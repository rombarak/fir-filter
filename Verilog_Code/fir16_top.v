==> flow/design.v <==
module fir16_coeff_rom (
    coeff0,  coeff1,  coeff2,  coeff3,
    coeff4,  coeff5,  coeff6,  coeff7,
    coeff8,  coeff9,  coeff10, coeff11,
    coeff12, coeff13, coeff14, coeff15
);
    output signed [15:0] coeff0;
    output signed [15:0] coeff1;
    output signed [15:0] coeff2;
    output signed [15:0] coeff3;
    output signed [15:0] coeff4;
    output signed [15:0] coeff5;
    output signed [15:0] coeff6;
    output signed [15:0] coeff7;
    output signed [15:0] coeff8;
    output signed [15:0] coeff9;
    output signed [15:0] coeff10;
    output signed [15:0] coeff11;
    output signed [15:0] coeff12;
    output signed [15:0] coeff13;
    output signed [15:0] coeff14;
    output signed [15:0] coeff15;
    assign coeff0  = -16'sd84;
    assign coeff1  = -16'sd53;
    assign coeff2  =  16'sd120;
    assign coeff3  =  16'sd240;
    assign coeff4  =  16'sd350;
    assign coeff5  =  16'sd420;
    assign coeff6  =  16'sd450;
    assign coeff7  =  16'sd460;
    assign coeff8  =  16'sd460;
    assign coeff9  =  16'sd450;
    assign coeff10 =  16'sd420;
    assign coeff11 =  16'sd350;
    assign coeff12 =  16'sd240;
    assign coeff13 =  16'sd120;
    assign coeff14 = -16'sd53;
    assign coeff15 = -16'sd84;
endmodule
module fir16_mac_core (
    clk, reset,
    samples_flat,
    coeff0, coeff1, coeff2, coeff3, coeff4, coeff5, coeff6, coeff7,
    coeff8, coeff9, coeff10, coeff11, coeff12, coeff13, coeff14, coeff15,
    y_out
);
    input clk;
    input reset;
    input [255:0] samples_flat;
    input signed [15:0] coeff0,  coeff1,  coeff2,  coeff3;
    input signed [15:0] coeff4,  coeff5,  coeff6,  coeff7;
    input signed [15:0] coeff8,  coeff9,  coeff10, coeff11;
    input signed [15:0] coeff12, coeff13, coeff14, coeff15;
    output reg signed [35:0] y_out;
    wire signed [15:0] sample0,  sample1,  sample2,  sample3;
    wire signed [15:0] sample4,  sample5,  sample6,  sample7;
    wire signed [15:0] sample8,  sample9,  sample10, sample11;
    wire signed [15:0] sample12, sample13, sample14, sample15;
    assign sample0  = samples_flat[  15:  0];
    assign sample1  = samples_flat[  31: 16];
    assign sample2  = samples_flat[  47: 32];
    assign sample3  = samples_flat[  63: 48];
    assign sample4  = samples_flat[  79: 64];
    assign sample5  = samples_flat[  95: 80];
    assign sample6  = samples_flat[ 111: 96];
    assign sample7  = samples_flat[ 127:112];
    assign sample8  = samples_flat[ 143:128];
    assign sample9  = samples_flat[ 159:144];
    assign sample10 = samples_flat[ 175:160];
    assign sample11 = samples_flat[ 191:176];
    assign sample12 = samples_flat[ 207:192];
    assign sample13 = samples_flat[ 223:208];
    assign sample14 = samples_flat[ 239:224];
    assign sample15 = samples_flat[ 255:240];
    reg signed [31:0] prod0,  prod1,  prod2,  prod3;
    reg signed [31:0] prod4,  prod5,  prod6,  prod7;
    reg signed [31:0] prod8,  prod9,  prod10, prod11;
    reg signed [31:0] prod12, prod13, prod14, prod15;
    wire signed [35:0] p0_ext,  p1_ext,  p2_ext,  p3_ext;
    wire signed [35:0] p4_ext,  p5_ext,  p6_ext,  p7_ext;
    wire signed [35:0] p8_ext,  p9_ext,  p10_ext, p11_ext;
    wire signed [35:0] p12_ext, p13_ext, p14_ext, p15_ext;
    assign p0_ext  = { {4{prod0[31]}},  prod0 };
    assign p1_ext  = { {4{prod1[31]}},  prod1 };
    assign p2_ext  = { {4{prod2[31]}},  prod2 };
    assign p3_ext  = { {4{prod3[31]}},  prod3 };
    assign p4_ext  = { {4{prod4[31]}},  prod4 };
    assign p5_ext  = { {4{prod5[31]}},  prod5 };
    assign p6_ext  = { {4{prod6[31]}},  prod6 };
    assign p7_ext  = { {4{prod7[31]}},  prod7 };
    assign p8_ext  = { {4{prod8[31]}},  prod8 };
    assign p9_ext  = { {4{prod9[31]}},  prod9 };
    assign p10_ext = { {4{prod10[31]}}, prod10 };
    assign p11_ext = { {4{prod11[31]}}, prod11 };
    assign p12_ext = { {4{prod12[31]}}, prod12 };
    assign p13_ext = { {4{prod13[31]}}, prod13 };
    assign p14_ext = { {4{prod14[31]}}, prod14 };
    assign p15_ext = { {4{prod15[31]}}, prod15 };
    wire signed [35:0] s0, s1, s2, s3, s4, s5, s6, s7;
    wire signed [35:0] t0, t1, t2, t3;
    wire signed [35:0] u0, u1;
    wire signed [35:0] final_sum;
    assign s0 = p0_ext  + p1_ext;
    assign s1 = p2_ext  + p3_ext;
    assign s2 = p4_ext  + p5_ext;
    assign s3 = p6_ext  + p7_ext;
    assign s4 = p8_ext  + p9_ext;
    assign s5 = p10_ext + p11_ext;
    assign s6 = p12_ext + p13_ext;
    assign s7 = p14_ext + p15_ext;
    assign t0 = s0 + s1;
    assign t1 = s2 + s3;
    assign t2 = s4 + s5;
    assign t3 = s6 + s7;
    assign u0 = t0 + t1;
    assign u1 = t2 + t3;
    assign final_sum = u0 + u1;
    always @(posedge clk or posedge reset) begin
        if (reset) begin
            prod0  <= 0;  prod1  <= 0;  prod2  <= 0;  prod3  <= 0;
            prod4  <= 0;  prod5  <= 0;  prod6  <= 0;  prod7  <= 0;
            prod8  <= 0;  prod9  <= 0;  prod10 <= 0;  prod11 <= 0;
            prod12 <= 0;  prod13 <= 0;  prod14 <= 0;  prod15 <= 0;
            y_out <= 0;
        end else begin
            prod0  <= sample0  * coeff0;
            prod1  <= sample1  * coeff1;
            prod2  <= sample2  * coeff2;
            prod3  <= sample3  * coeff3;
            prod4  <= sample4  * coeff4;
            prod5  <= sample5  * coeff5;
            prod6  <= sample6  * coeff6;
            prod7  <= sample7  * coeff7;
            prod8  <= sample8  * coeff8;
            prod9  <= sample9  * coeff9;
            prod10 <= sample10 * coeff10;
            prod11 <= sample11 * coeff11;
            prod12 <= sample12 * coeff12;
            prod13 <= sample13 * coeff13;
            prod14 <= sample14 * coeff14;
            prod15 <= sample15 * coeff15;
            y_out <= final_sum;
        end
    end
endmodule
module fir16_shift_reg (clk, reset, sample_in, samples_flat);
  input clk;                       
  input reset;                     
  input signed [15:0] sample_in;   
  output [255:0] samples_flat;     
  reg signed [15:0] tap0, tap1, tap2, tap3, tap4, tap5, tap6, tap7;
  reg signed [15:0] tap8, tap9, tap10, tap11, tap12, tap13, tap14, tap15;
  always @(posedge clk or posedge reset) begin
    if (reset) begin
      tap0  <= 0; tap1  <= 0; tap2  <= 0; tap3  <= 0;
      tap4  <= 0; tap5  <= 0; tap6  <= 0; tap7  <= 0;
      tap8  <= 0; tap9  <= 0; tap10 <= 0; tap11 <= 0;
      tap12 <= 0; tap13 <= 0; tap14 <= 0; tap15 <= 0;
    end else begin
      tap15 <= tap14;
      tap14 <= tap13;
      tap13 <= tap12;
      tap12 <= tap11;
      tap11 <= tap10;
      tap10 <= tap9 ;
      tap9  <= tap8 ;
      tap8  <= tap7 ;
      tap7  <= tap6 ;
      tap6  <= tap5 ;
      tap5  <= tap4 ;
      tap4  <= tap3 ;
      tap3  <= tap2 ;
      tap2  <= tap1 ;
      tap1  <= tap0 ;
      tap0  <= sample_in;      
    end
  end
  assign samples_flat[  15:  0] = tap0;
  assign samples_flat[  31: 16] = tap1;
  assign samples_flat[  47: 32] = tap2;
  assign samples_flat[  63: 48] = tap3;
  assign samples_flat[  79: 64] = tap4;
  assign samples_flat[  95: 80] = tap5;
  assign samples_flat[ 111: 96] = tap6;
  assign samples_flat[ 127:112] = tap7;
  assign samples_flat[ 143:128] = tap8;
  assign samples_flat[ 159:144] = tap9;
  assign samples_flat[ 175:160] = tap10;
  assign samples_flat[ 191:176] = tap11;
  assign samples_flat[ 207:192] = tap12;
  assign samples_flat[ 223:208] = tap13;
  assign samples_flat[ 239:224] = tap14;
  assign samples_flat[ 255:240] = tap15;
endmodule
module fir16_top (clk, reset, sample_in, y_out);
    input clk;
    input reset;
    input  signed [15:0] sample_in;
    output signed [35:0] y_out;
    wire [255:0] samples_flat;
    wire signed [15:0] coeff0,  coeff1,  coeff2,  coeff3;
    wire signed [15:0] coeff4,  coeff5,  coeff6,  coeff7;
    wire signed [15:0] coeff8,  coeff9,  coeff10, coeff11;
    wire signed [15:0] coeff12, coeff13, coeff14, coeff15;
    fir16_shift_reg shift_reg_inst (
        .clk          (clk),
        .reset        (reset),
        .sample_in    (sample_in),
        .samples_flat (samples_flat)
    );
    fir16_coeff_rom coeff_rom_inst (
        .coeff0  (coeff0),
        .coeff1  (coeff1),
        .coeff2  (coeff2),
        .coeff3  (coeff3),
        .coeff4  (coeff4),
        .coeff5  (coeff5),
        .coeff6  (coeff6),
        .coeff7  (coeff7),
        .coeff8  (coeff8),
        .coeff9  (coeff9),
        .coeff10 (coeff10),
        .coeff11 (coeff11),
        .coeff12 (coeff12),
        .coeff13 (coeff13),
        .coeff14 (coeff14),
        .coeff15 (coeff15)
    );
    fir16_mac_core mac_inst (
        .clk          (clk),
        .reset        (reset),
        .samples_flat (samples_flat),
        .coeff0       (coeff0),
        .coeff1       (coeff1),
        .coeff2       (coeff2),
        .coeff3       (coeff3),
        .coeff4       (coeff4),
        .coeff5       (coeff5),
        .coeff6       (coeff6),
        .coeff7       (coeff7),
        .coeff8       (coeff8),
        .coeff9       (coeff9),
        .coeff10      (coeff10),
        .coeff11      (coeff11),
        .coeff12      (coeff12),
        .coeff13      (coeff13),
        .coeff14      (coeff14),
        .coeff15      (coeff15),
        .y_out        (y_out)
    );
endmodule
Tool chain data of fir16_top
What the tools print for fir16_top, step after step.
Line numbers count from 1 in the design file above.
Library cell names are shortened.
A cell with - has no value.

set-up
  top = fir16_top
  clock = clk
  cell library = sky130hd
  timing corner = tt_025C_1v80

After elaboration
Counts by Yosys on the flattened word-level netlist (proc, flatten, opt, wreduce; memories kept). Register bits leave out memories and registers merged into their read ports (data or address); mux counts leave out enables and synchronous resets folded into registers. Print and check cells are left out. Cells with the same type and inputs are merged into one.

operators by class
  $add $sub $neg = 15
  multipliers = 16
  divide/modulo/power cells = 0
  order comparisons = 0
  eq/ne operators = 0
  shift operators = 0
  muxes and demuxes = 0
  bitwise operators = 0
  reductions and logical operators = 0

operators with widths
  kind                                                 count
  multiplier 16 x 9 -> 25 bit (second input constant)  4
  multiplier 16 x 8 -> 24 bit (second input constant)  4
  multiplier 16 x 5 -> 21 bit (second input constant)  4
  multiplier 16 x 7 -> 23 bit (second input constant)  2
  multiplier 16 x 6 -> 22 bit (second input constant)  2
  adder 36 bit                                         7
  adder 26 x 26 -> 27 bit                              4
  adder 24 x 25 -> 26 bit                              1
  adder 25 x 24 -> 26 bit                              1
  adder 23 x 24 -> 25 bit                              1
  adder 24 x 23 -> 25 bit                              1

bit counts
  register bits = 662
  latch bits = 0
  memory bits (writable) = 0
  ROM bits = 0
  clocked read ports x word width = 0
  memories = 0
  input bits = 18
  cells after elaboration = 64

Longest topological paths
Longest topological path by Yosys (ltp), each cell counted once; first at word level (registers and memories cut), then after technology mapping (sequential cells cut; the memories' decode and read muxes count).

logic depth
  word-level depth = 4
  ABC_AREA = 0
  depth in mapped cells = 29
  depth with buffers taken out = 29

After synthesis
The flow's flattened synthesis, as Yosys stat reports it; memories are mapped. The netlist is that of the ABC_AREA named above (0 if unset); the other value can give another one.

cells by type
  type      count  total area (um^2)
  dfrtp_1   635    1.59E+04
  fa_1      697    1.4E+04
  ha_1      1084   1.36E+04
  inv_1     1379   5.18E+03
  xnor2_1   336    2.94E+03
  a21oi_1   330    1.65E+03
  xor2_1    157    1.38E+03
  a21o_1    153    1.15E+03
  nor2_1    229    859.574
  o21ai_0   158    790.758
  nand2_1   183    686.909
  o21a_1    62     465.446
  nor3_1    92     460.442
  nand3_1   76     380.365
  o21bai_1  44     330.317
  nand2b_1  50     312.8
  nor2b_1   47     294.032
  a211oi_1  36     270.259

Other cell types: 58; their cells: 441.

synthesis totals
  cells in the netlist = 6189
  chip area (Yosys) = 63970.1 um^2
  flip-flop cells = 635
  buffer cells = 13

By module: a second synthesis without flattening, with its own total; a netlist apart from the flattened one above.

second synthesis, totals
  cell total of the unflattened synthesis = 19551
  area (unflattened synthesis) = 190229.9 um^2

Rows give one instance, submodules left out.

by module
  module           times used  cells  area (um^2)  seq. area (um^2)
  fir16_mac_core   1           19036  181890.7     13713.2
  fir16_shift_reg  1           257    6409.9       6406.1
  fir16_coeff_rom  1           258    1929.4       0.0
  fir16_top        1           0      0.0          0.0

Timing after synthesis
Path of least setup slack by OpenSTA after synthesis, without wires, with an ideal clock, recovery checks aside; 20% of the period is set as input and as output delay. Where synthesis merged equal registers, the netlist keeps one of their names.

timing path post-synthesis
  path kind = register to register
  start = register (name not given)
  end = register mac_inst.y_out[29]
  clock period = 6.63 ns
  library setup time = 0.123 ns
  data arrival time = 6.479 ns
  data required time = 6.507 ns
  slack = 0.028 ns
  delay of the path = 6.602 ns
  driving pins on the path = 27
  path buffers = 0
  synthesis period reached = 6.602 ns

"delay of the path" is the arrival time less input delay plus setup time.
"driving pins on the path": output pins that drive a net of the path, with the launching flip-flop's if there is one; two outputs of one cell count as two.
"synthesis period reached" is the clock period less the worst setup slack; recovery checks do not enter. This is arithmetic on one report: input and output delays are still those of the set period (20% each).

on the way, post-synthesis
  cell sequence = dfrtp_1 ha_1 fa_1 a211o_2 a2111oi_4 o31ai_2 a21oi_2 o21ai_2 o31ai_4 o21bai_1 a21oi_1 xnor2_1 fa_1 fa_1 fa_1 inv_1 fa_1 inv_1 ha_1 and3_1 nand4_1 or2_1 o21a_1 a211oi_1 o31ai_1 nor2b_1 xnor2_1

ends and longest elaborated chain, post-synthesis
  what         line  RTL
  to (assign)  124   y_out <= 0;
  to (assign)  142   y_out <= final_sum;
  to (decl)    54    output reg signed [35:0] y_out;

No chain of elaborated cells between the ends is given.

Path in the finished layout
From the final timing report of run A: the path of least setup slack in the routed layout; clock arrival at registers is part of the times.

timing path after layout
  path kind = register to register
  start = register (name not given)
  end = register mac_inst.y_out[29]
  clock period = 7.57 ns
  library setup time = 0.08 ns
  data arrival time = 7.70 ns
  data required time = 8.17 ns
  slack = 0.47 ns
  driving pins on the path = 27
  path buffers = 0

on the way, after layout
  cell sequence = dfrtp_1 ha_1 fa_1 a211o_2 a2111oi_4 o31ai_2 a21oi_2 o21ai_2 o31ai_4 o21bai_1 a21oi_1 xnor2_1 fa_1 fa_1 fa_1 inv_1 fa_1 inv_1 ha_1 a21oi_1 o21ai_0 and2_1 nor4_1 a211oi_2 o31ai_2 nor2b_1 xnor2_1

ends and longest elaborated chain, after layout
  what         line  RTL
  to (assign)  124   y_out <= 0;
  to (assign)  142   y_out <= final_sum;
  to (decl)    54    output reg signed [35:0] y_out;

No chain of elaborated cells between the ends is given.

Wiki page: fir16_top / flow data

Measured results for fir16_top: 2 stored runs of the Yosys and OpenROAD flow on sky130hd. The settings differ; the order carries no meaning. The constraints put input and output delay at 20% of the set period each and load the outputs with 0.01 pF.
By "achieved clock period (ns)" is meant the clock period of the run minus its worst setup slack. This is arithmetic on one report: input and output delays are still those of the set period (20% each).
"worst setup path time (ns)" means the part of the period allowed to the worst setup path (the constraints hold back 20% at inputs and 20% at outputs) less its slack; where the path has registers, the arrival times of their clocks count too.

settings of run A
{
  "period_ns": 7.57,
  "CORE_UTILIZATION": 39,
  "PLACE_DENSITY_LB_ADDON": 0.0,
  "CAP_MARGIN": 25,
  "MIN_ROUTING_LAYER": "met1",
  "CORE_MARGIN": 2,
  "SLEW_MARGIN": 20
}
report of run A
yosys chip area after synthesis (um^2): 63970.1
finish__design__die__area: 167281.0
finish__design__instance__area__stdcell: 70485.1
finish__design__instance__utilization: 0.4330
finish__timing__setup__ws: 0.466
finish__timing__setup__tns: 0.000
finish__timing__hold__ws: 0.439
achieved clock period (ns): 7.104
worst setup path time (ns): 7.10
worst setup path kind: register to register

settings of run B
{
  "period_ns": 5.98,
  "CORE_UTILIZATION": 63,
  "PLACE_DENSITY": 0.65,
  "CELL_PAD_IN_SITES_GLOBAL_PLACEMENT": 1,
  "CELL_PAD_IN_SITES_DETAIL_PLACEMENT": 0,
  "TNS_END_PERCENT": 50,
  "CTS_CLUSTER_DIAMETER": 260,
  "CAP_MARGIN": 20,
  "CORE_MARGIN": 2,
  "SLEW_MARGIN": 20
}
report of run B
yosys chip area after synthesis (um^2): 63970.1
finish__design__die__area: 104106.0
finish__design__instance__area__stdcell: 72986.2
finish__design__instance__utilization: 0.7267
finish__timing__setup__ws: -0.605
finish__timing__setup__tns: -7.655
finish__timing__hold__ws: 0.430
achieved clock period (ns): 6.585
worst setup path time (ns): 6.59
worst setup path kind: register to register
